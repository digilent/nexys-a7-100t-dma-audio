==> flow/design.v <==
`timescale 1ns / 1ps
module fifo2audpwm #(
    parameter DATA_WIDTH = 8,
    parameter FIFO_DATA_WIDTH = 32
) (
    input wire clk,
    (* X_INTERFACE_INFO = "digilentinc.com:local_if:pwm_audio_rtl:1.0 PWM_AUDIO pwm" *)
    output wire aud_pwm,
    (* X_INTERFACE_INFO = "digilentinc.com:local_if:pwm_audio_rtl:1.0 PWM_AUDIO en" *)
    output reg aud_en,
    (* X_INTERFACE_INFO = "xilinx.com:interface:fifo_read:1.0 M_FIFO_READ RD_DATA" *)
    input [FIFO_DATA_WIDTH-1:0] fifo_rd_data,
    (* X_INTERFACE_INFO = "xilinx.com:interface:fifo_read:1.0 M_FIFO_READ RD_EN" *)
    output fifo_rd_en,  
    (* X_INTERFACE_INFO = "xilinx.com:interface:fifo_read:1.0 M_FIFO_READ EMPTY" *)
    input fifo_empty  
);
    reg [DATA_WIDTH+1:0] count = 0;
    reg [DATA_WIDTH:0] duty [3:0];
    assign fifo_rd_en = (fifo_empty == 0 && &count == 1'b1);
    always@(posedge clk)
        if (&count == 1'b1) begin
            count <= 0;
            if (fifo_empty == 0) begin
                aud_en <= 1;
                duty[0] <= fifo_rd_data[7:0];
                duty[1] <= fifo_rd_data[15:8];
                duty[2] <= fifo_rd_data[23:16];
                duty[3] <= fifo_rd_data[31:24];
            end else
                aud_en <= 0;
        end else
            count <= count + 1;
    assign aud_pwm = count[DATA_WIDTH-1:0] <= duty[count[DATA_WIDTH+1:DATA_WIDTH]];
endmodule
From RTL to reports: fifo2audpwm

Tool output for the design above, in the order of the flow.
Lines are those of the file above, counted from 1.
Operators carry their Yosys type and port widths (W data, S select, Z words).
Cell names lack the library's common part.
A cell with -- has no value.

Top module: fifo2audpwm
Clock: clk
Standard-cell library: sky130hd
Library corner: tt_025C_1v80

Word-level counts

Counts by Yosys on the flattened word-level netlist (proc, flatten, opt, wreduce). Print and check cells are left out. Cells with the same type and inputs are merged into one.

Register bits after elaboration: 43
Output and inout port bits: 3
Input bits: 34

Equal/unequal tests: 3
Reduce/logical cells: 4
$add $sub $neg: 1
Bitwise gates (word level): 1
Order comparisons: 1
Multiplexer cells: 2

Operators with widths:

| cell                    | count |
| $pmux W9 S4             | 1 |
| $reduce_and A11 Y1      | 1 |
| $add A10 B1 Y10 const B | 1 |
| $reduce_and A10 Y1      | 1 |
| $le A8 B9 Y1            | 1 |
| $eq A2 B2 Y1 const B    | 2 |
| $eq A2 B1 Y1 const B    | 1 |
| $logic_not A2 Y1        | 1 |
| $logic_and A1 B1 Y1     | 1 |
| $not A1 Y1              | 1 |
| $mux W1                 | 1 |

Longest topological paths

Yosys ltp: most cells in a row. Word level: on the elaborated netlist, between registers, memories and ports. Mapped: between sequential cells and ports; inverters and the memories' decode and read muxes count.

Depth after elaboration: 3
ABC_AREA: 0
Depth in mapped cells: 7
Mapped depth without buffers: 6

Mapped cells and area

Yosys stat after the flow's synthesis: flattened, memories mapped to cells. It holds for the ABC_AREA given above (unset counts as 0); a run with the other value may have another netlist.
Totals and module areas in this step are rounded.

Cells by type:

| type     | count | area in all (µm²) |
| edfxtp_1 | 33    | 990.95 |
| dfxtp_1  | 10    | 200.192 |
| mux4_2   | 8     | 180.173 |
| ha_1     | 9     | 112.608 |
| inv_1    | 13    | 48.797 |
| xor2_1   | 4     | 35.034 |
| nand3_1  | 6     | 30.029 |
| nand4_1  | 3     | 18.768 |
| nor2_1   | 4     | 15.014 |
| nand2_1  | 3     | 11.261 |
| or4_4    | 1     | 11.261 |
| a21oi_1  | 2     | 10.01 |
| nand3_2  | 1     | 10.01 |
| nor3_1   | 2     | 10.01 |
| nor3_2   | 1     | 10.01 |
| o21ai_0  | 2     | 10.01 |
| a21oi_2  | 1     | 8.758 |
| o221ai_1 | 1     | 8.758 |

Not listed: further types 13, cells in them 13.

Buffers: 2
Synthesis area: 1800 µm²
Mapped cells: 117
Flip-flops: 43

Timing after synthesis

Path of least setup slack by OpenSTA after synthesis, without wires, with an ideal clock, recovery checks aside; 20% of the period is set as input and as output delay. Where synthesis merged equal registers, the netlist keeps one of their names.

Path kind: input-to-reg
Start: input fifo_empty
End: register duty[0][0]
Arrival: 5.360 ns
Period: 10.8 ns
Stages on the path: 1
Setup slack: 4.939 ns
Required time: 10.298 ns
Path delay: 3.702 ns
Period reached after synthesis: 5.861 ns

"path delay" is the arrival time less input delay plus setup time.
"stages on the path": output pins that drive a net of the path, with the launching flip-flop's if there is one; two outputs of one cell count as two.
"period reached after synthesis" = period - worst setup slack (recovery checks aside). The figure is calculated, with input and output delays left at 20% of the set period.
The rows between start and end are the longest chain of elaborated cells between them; the timing report does not say that the signal goes this way. Where chains are equally long, one stands for them.
A line is the first line of the expression or statement that the cell stems from. Yosys adds cells for indexed reads and writes and turns some case tables into memories.

Cells stage by stage: nor4_1
Cells in the longest elaborated chain: 2
Elaborated cells on any way between the ends: 2
Classes of those cells: logic: 1; reduce/logical: 1

Ends and longest elaborated chain, after synthesis:

| item               | RTL line | RTL |
| from (decl)        | 16       | `input fifo_empty` |
| $not A1 Y1         | --       |  |
| $reduce_and A11 Y1 | --       |  |
| to (assign)        | 26       | `duty[0] <= fifo_rd_data[7:0];` |

Timing after layout

From the final timing report of run 1: the path of least setup slack in the routed layout; clock arrival at registers is part of the times.

Path kind: reg-to-output
Start: register count[9]
End: output aud_pwm
Setup slack: 0.95 ns
Arrival: 3.02 ns
Period: 4.96 ns
Stages on the path: 8
Required time: 3.97 ns

The rows between start and end are the longest chain of elaborated cells between them; the timing report does not say that the signal goes this way. Where chains are equally long, one stands for them.

Cells stage by stage: dfxtp_1 > mux4_2 > inv_1 > ha_1 > a211oi_1 > o221ai_1 > o211ai_1 > clkdlybuf4s50_1
Cells in the longest elaborated chain: 3
Elaborated cells on any way between the ends: 6
RTL lines with such cells: 1
Classes of those cells: compare: 1; eq/ne: 3; mux: 1; reduce/logical: 1

Ends and longest elaborated chain, post-layout:

| item          | RTL line | RTL |
| from (decl)   | 18       | `reg [DATA_WIDTH+1:0] count = 0;` |
| from (assign) | 23       | `count <= 0;` |
| from (assign) | 33       | `count <= count + 1;` |
| $eq A2 B2 Y1  | 34       | `assign aud_pwm = count[DATA_WIDTH-1:0] <= duty[count[DATA_WIDTH+1:DATA_WIDTH]];` |
| $pmux W9 S4   | 34       |  |
| $le A8 B9 Y1  | 34       |  |
| to (decl)     | 8        | `output wire aud_pwm,` |

Hand-over note for fifo2audpwm

fifo2audpwm through Yosys and OpenROAD on sky130hd: 2 stored runs, unordered, with their settings and measured results. The constraints put input and output delay at 20% of the set period each and load the outputs with 0.01 pF.
"reached clock period" means the clock period less the worst setup slack. The figure is calculated, with input and output delays left at 20% of the set period.
"critical path time": the worst setup path's part of the clock period (all of it between registers, 20% less for each end at a port) less its slack. A launch clock that arrives late makes it longer, a capture clock that arrives late makes it shorter.
By "power consumption" is meant OpenSTA's value without simulated activity: inputs other than the clock are taken to toggle once in ten clock periods, and the tool carries that through the logic.
Measured values are rounded.

## Run 1

==> flow/run.sh <==
#!/bin/bash
# the make line also repeats the synthesis and layout settings of config.mk as NAME=value (left out here)
make -C /OpenROAD-flow-scripts/flow DESIGN_CONFIG=/design/flow/config.mk WORK_HOME=/design/flow/orfs CLKGATE_MAP_FILE= finish
==> flow/config.mk <==
export PLATFORM = sky130hd
export DESIGN_NAME = fifo2audpwm
export DESIGN_NICKNAME = fifo2audpwm
export VERILOG_FILES = /design/flow/design.v
export SDC_FILE = /design/flow/constraint.sdc
export NUM_CORES = 4
export LEC_CHECK = 0
export CAP_MARGIN = 20
export CORE_MARGIN = 2
export CORE_UTILIZATION = 42
export SLEW_MARGIN = 20
==> flow/constraint.sdc <==
create_clock -name core_clock -period 4.96 [get_ports {clk}]
set_input_delay 0.9920 -clock core_clock [delete_from_list [all_inputs] [get_ports {clk}]]
set_output_delay 0.9920 -clock core_clock [all_outputs]
set_load 0.01 [all_outputs]

| result of run 1 | value |
|---|---|
| setup slack of the worst path | 0.95 ns |
| utilization after routing | 57 % |
| standard-cell area after routing | 2300 µm² |
| critical path time | 3.02 ns |
| worst setup path kind | reg-to-output |
| setup total negative slack | 0.000 ns |
| worst hold slack in the final report | 0.50 ns |
| cell area after synthesis | 1800 µm² |
| die size | 4900 µm² |
| power consumption | 0.68 mW |
| reached clock period | 4.012 ns |

## Run 2

==> flow/run.sh <==
#!/bin/bash
# the make line also repeats the synthesis and layout settings of config.mk as NAME=value (left out here)
make -C /OpenROAD-flow-scripts/flow DESIGN_CONFIG=/design/flow/config.mk WORK_HOME=/design/flow/orfs CLKGATE_MAP_FILE= finish
==> flow/config.mk <==
export PLATFORM = sky130hd
export DESIGN_NAME = fifo2audpwm
export DESIGN_NICKNAME = fifo2audpwm
export VERILOG_FILES = /design/flow/design.v
export SDC_FILE = /design/flow/constraint.sdc
export NUM_CORES = 4
export LEC_CHECK = 0
export ABC_AREA = 1
export CAP_MARGIN = 10
export CELL_PAD_IN_SITES_GLOBAL_PLACEMENT = 1
export CORE_ASPECT_RATIO = 0.89
export CORE_MARGIN = 10
export CORE_UTILIZATION = 48
export CTS_CLUSTER_DIAMETER = 30
export MAX_ROUTING_LAYER = met5
export PLACE_DENSITY_LB_ADDON = 0.17
export SLEW_MARGIN = 20
export TNS_END_PERCENT = 60
==> flow/constraint.sdc <==
create_clock -name core_clock -period 4.79 [get_ports {clk}]
set_input_delay 0.9580 -clock core_clock [delete_from_list [all_inputs] [get_ports {clk}]]
set_output_delay 0.9580 -clock core_clock [all_outputs]
set_load 0.01 [all_outputs]

| result of run 2 | value |
|---|---|
| setup slack of the worst path | 1.3 ns |
| utilization after routing | 63 % |
| standard-cell area after routing | 2400 µm² |
| critical path time | 2.57 ns |
| worst setup path kind | reg-to-output |
| setup total negative slack | 0.000 ns |
| worst hold slack in the final report | 0.51 ns |
| cell area after synthesis | 1900 µm² |
| die size | 6900 µm² |
| power consumption | 0.69 mW |
| reached clock period | 3.524 ns |

End of note.
