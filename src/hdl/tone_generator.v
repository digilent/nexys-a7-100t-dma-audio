==> flow/design.v <==
`timescale 1ns / 1ps
module tone_generator #(
    parameter AXIS_DATA_WIDTH = 32,
    parameter AXIS_KEEP_WIDTH = AXIS_DATA_WIDTH / 8,
    parameter AXIS_CLK_DOMAIN = "",
    parameter TONE_FREQ = 261,
    parameter AUD_SAMPLE_FREQ = 96000,
    parameter PACKET_SIZE = 256,
    parameter PACKET_SIZE_CLOG2 = 8
) (
    input clk,
    (* X_INTERFACE_INFO = "xilinx.com:interface:axis:1.0 M_AXIS TDATA" *)
    (* X_INTERFACE_PARAMETER = "CLK_DOMAIN /processing_system/clk_wiz_0_clk_out1" *)
    output [AXIS_DATA_WIDTH-1:0] axis_tdata,
    (* X_INTERFACE_INFO = "xilinx.com:interface:axis:1.0 M_AXIS TVALID" *)
    output axis_tvalid,
    (* X_INTERFACE_INFO = "xilinx.com:interface:axis:1.0 M_AXIS TLAST" *)
    output axis_tlast,
    (* X_INTERFACE_INFO = "xilinx.com:interface:axis:1.0 M_AXIS TREADY" *)
    input axis_tready,
    (* X_INTERFACE_INFO = "xilinx.com:interface:axis:1.0 M_AXIS TKEEP" *)
    output [AXIS_KEEP_WIDTH-1:0] axis_tkeep
);
    localparam ACCUMULATOR_DEPTH = 32;
    localparam INCREMENT = 32'h00B22D0E; 
    assign axis_tvalid = 1;  
    reg [ACCUMULATOR_DEPTH-1:0] duty = 0;  
    always@(posedge clk)
        if (axis_tvalid & axis_tready) begin
            duty <= duty + INCREMENT;
        end
    assign axis_tdata = {{(AXIS_DATA_WIDTH-16){1'b0}}, duty[ACCUMULATOR_DEPTH-1:ACCUMULATOR_DEPTH-16]};
    reg [$clog2(PACKET_SIZE)-1:0] packet_count = 0;  
    always@(posedge clk)
        if (axis_tvalid & axis_tready) begin
            if (packet_count >= PACKET_SIZE)
                packet_count <= 'b0;
            else
                packet_count <= packet_count + 1;
        end
    assign axis_tlast = 1'b1; 
    assign axis_tkeep = 4'hF;  
endmodule
From RTL to reports: tone_generator
What the tools print for tone_generator, step after step.
Lines are those of the file above, counted from 1.
Operators carry their Yosys type and port widths (W data, S select, Z words).
Library cell names are shortened.
{ "setup": {"top_module": "tone_generator", "clock": "clk", "cell_library": "sky130hd", "pvt_corner": "tt_025C_1v80"} }

After elaboration
Yosys after proc, flatten, opt, wreduce and memory -nomap, before mapping. Enables and synchronous resets that opt folds into registers are not counted as muxes. Memory bits, and registers merged into a memory's read port (data or address), are not among the register bits. Print and check cells are not counted. Equal cells are merged and count once.
{ "op_classes": {"n_addsub": 1} }
{ "op_table": {"columns": ["op", "n"], "rows": [
  ["$add A32 B24 Y32 const B", 1]
]} }
{ "bits": {"register_bits": 32, "inputBits": 2, "out_inout_bits": 38} }

Longest topological paths
Longest topological path by Yosys (ltp), each cell counted once; first at word level (registers and memories cut), then after technology mapping (sequential cells cut; the memories' decode and read muxes count).
{ "depth": {"ltp_word": 1, "ABC_AREA": 0, "mapped_depth": 7, "mapped_depth_nobuf": 7} }

After synthesis
Yosys stat after the flow's synthesis: flattened, memories mapped to cells. It holds for the ABC_AREA given above (unset counts as 0); a run with the other value may have another netlist.
{ "by_type": {"columns": ["type", "n", "type_area_um2"], "rows": [
  ["edfxtp_1", 31, 930.893],
  ["buf_4", 38, 285.274],
  ["xnor2_1", 13, 113.859],
  ["xor2_1", 11, 96.342],
  ["nand2_1", 13, 48.797],
  ["nor2_1", 12, 45.043],
  ["nand3_1", 7, 35.034],
  ["o21ai_0", 7, 35.034],
  ["nand2b_1", 4, 25.024],
  ["nor3_1", 5, 25.024],
  ["a31oi_4", 1, 21.27],
  ["and3_1", 3, 18.768],
  ["o31a_1", 2, 17.517],
  ["a21o_1", 2, 15.014],
  ["a21oi_1", 3, 15.014],
  ["clkbuf_1", 4, 15.014],
  ["inv_1", 4, 15.014],
  ["o211ai_1", 2, 15.014]
]} }
Not listed: further types 16, cells in them 23.
{ "mapped": {"stdcells": 185, "synth_area_um2": 1943.1, "seqArea_um2": 930.9, "ff_cells": 31} }

Path before layout
OpenSTA on the mapped netlist: ideal clock, no wires. The path of least setup slack (recovery checks aside). Input and output delay are each 20% of the period. Register names are those of the netlist, which keeps one name where synthesis merged equal registers.
{ "synth_path": {"path_type": "reg2reg", "start": "register duty[17]", "end": "register duty[28]", "period_ns": 4.25, "t_arrival_ns": 1.551, "required_ns": 3.990, "slack_ns": 2.439, "delay_ns": 1.811, "driving_pins": 6, "path_buffers": 0, "synth_period_reached_ns": 1.811} }
"delay_ns" is the arrival time less input delay plus setup time.
"driving_pins": output pins that drive a net of the path, with the launching flip-flop's if there is one; two outputs of one cell count as two.
"synth_period_reached_ns" = period - worst setup slack (recovery checks aside). The figure is calculated, with input and output delays left at 20% of the set period.
The rows between start and end are the longest chain of elaborated cells between them; the timing report does not say that the signal goes this way. Where chains are equally long, one stands for them.
A line is the first line of the expression or statement that the cell stems from. Yosys adds cells for indexed reads and writes and turns some case tables into memories.
{ "synth_via": {"cell_sequence": "edfxtp_1 > or4_1 > a21o_1 > a31oi_4 > nor2_1 > xor2_1", "elab_chain_cells": 1} }
{ "synth_lines": {"columns": ["element", "line_no", "text"], "rows": [
  ["from (decl)", 27, "reg [ACCUMULATOR_DEPTH-1:0] duty = 0;"],
  ["from (assign)", 30, "duty <= duty + INCREMENT;"],
  ["$add A32 B24 Y32", 30, null],
  ["to (assign)", 30, null],
  ["to (decl)", 27, null]
]} }

Path in the finished layout
From the final timing report of flow run A: the path of least setup slack in the routed layout; clock arrival at registers is part of the times.
{ "layout_path": {"path_type": "reg2reg", "start": "register duty[1]", "end": "register duty[28]", "period_ns": 2.05, "t_arrival_ns": 1.88, "required_ns": 2.08, "slack_ns": 0.20, "driving_pins": 7, "path_buffers": 1} }
The rows between start and end are the longest chain of elaborated cells between them; the timing report does not say that the signal goes this way. Where chains are equally long, one stands for them.
{ "layout_via": {"cell_sequence": "edfxtp_1 > buf_6 > o41a_1 > a21o_4 > a31oi_4 > nor2_1 > xor2_1", "elab_chain_cells": 1} }
{ "layout_lines": {"columns": ["element", "line_no", "text"], "rows": [
  ["from (decl)", 27, "reg [ACCUMULATOR_DEPTH-1:0] duty = 0;"],
  ["from (assign)", 30, "duty <= duty + INCREMENT;"],
  ["$add A32 B24 Y32", 30, null],
  ["to (assign)", 30, null],
  ["to (decl)", 27, null]
]} }

Measured data: module tone_generator, platform sky130hd, 2 stored runs of the flow under differing settings, order arbitrary. Input and output delays are each 20% of the period that was set; the output load is 0.01 pF.
"worst_path_ns" is the time allowed to the run's worst setup path (the clock period less input and output delay, where it has them) less its slack. Clock arrival times count: a late capture clock shortens it, a late launch clock lengthens it.
[
  {
    "run": "flow run A",
    "settings": { "period_ns": 2.05, "CORE_UTILIZATION": 25, "SETUP_SLACK_MARGIN": 0.36, "PLACE_DENSITY_LB_ADDON": 0.03, "CORE_ASPECT_RATIO": 1.4, "CORE_MARGIN": 3, "CELL_PAD_IN_SITES_GLOBAL_PLACEMENT": 3, "ABC_AREA": 0, "CTS_CLUSTER_SIZE": 99, "SLEW_MARGIN": 35, "CAP_MARGIN": 20 },
    "results": { "worst_path_ns": 1.85, "worst_path_kind": "reg2reg", "post_route_stdcell_area_um2": 2613.8, "worst_setup_slack_ns": 0.197, "final_setup_tns_ns": 0.000, "ws_hold_ns": 0.624, "synthArea_um2": 1943.1, "dieArea_um2": 8881.5 }
  },
  {
    "run": "flow run B",
    "settings": { "period_ns": 1.13, "CAP_MARGIN": 20, "CORE_MARGIN": 2, "CORE_UTILIZATION": 40, "SLEW_MARGIN": 20 },
    "results": { "ws_hold_ns": 0.672, "worst_path_ns": 1.93, "worst_path_kind": "reg2reg", "synthArea_um2": 1943.1, "worst_setup_slack_ns": -0.802, "dieArea_um2": 5430.9, "post_route_stdcell_area_um2": 2825.2, "final_setup_tns_ns": -15.918 }
  }
]
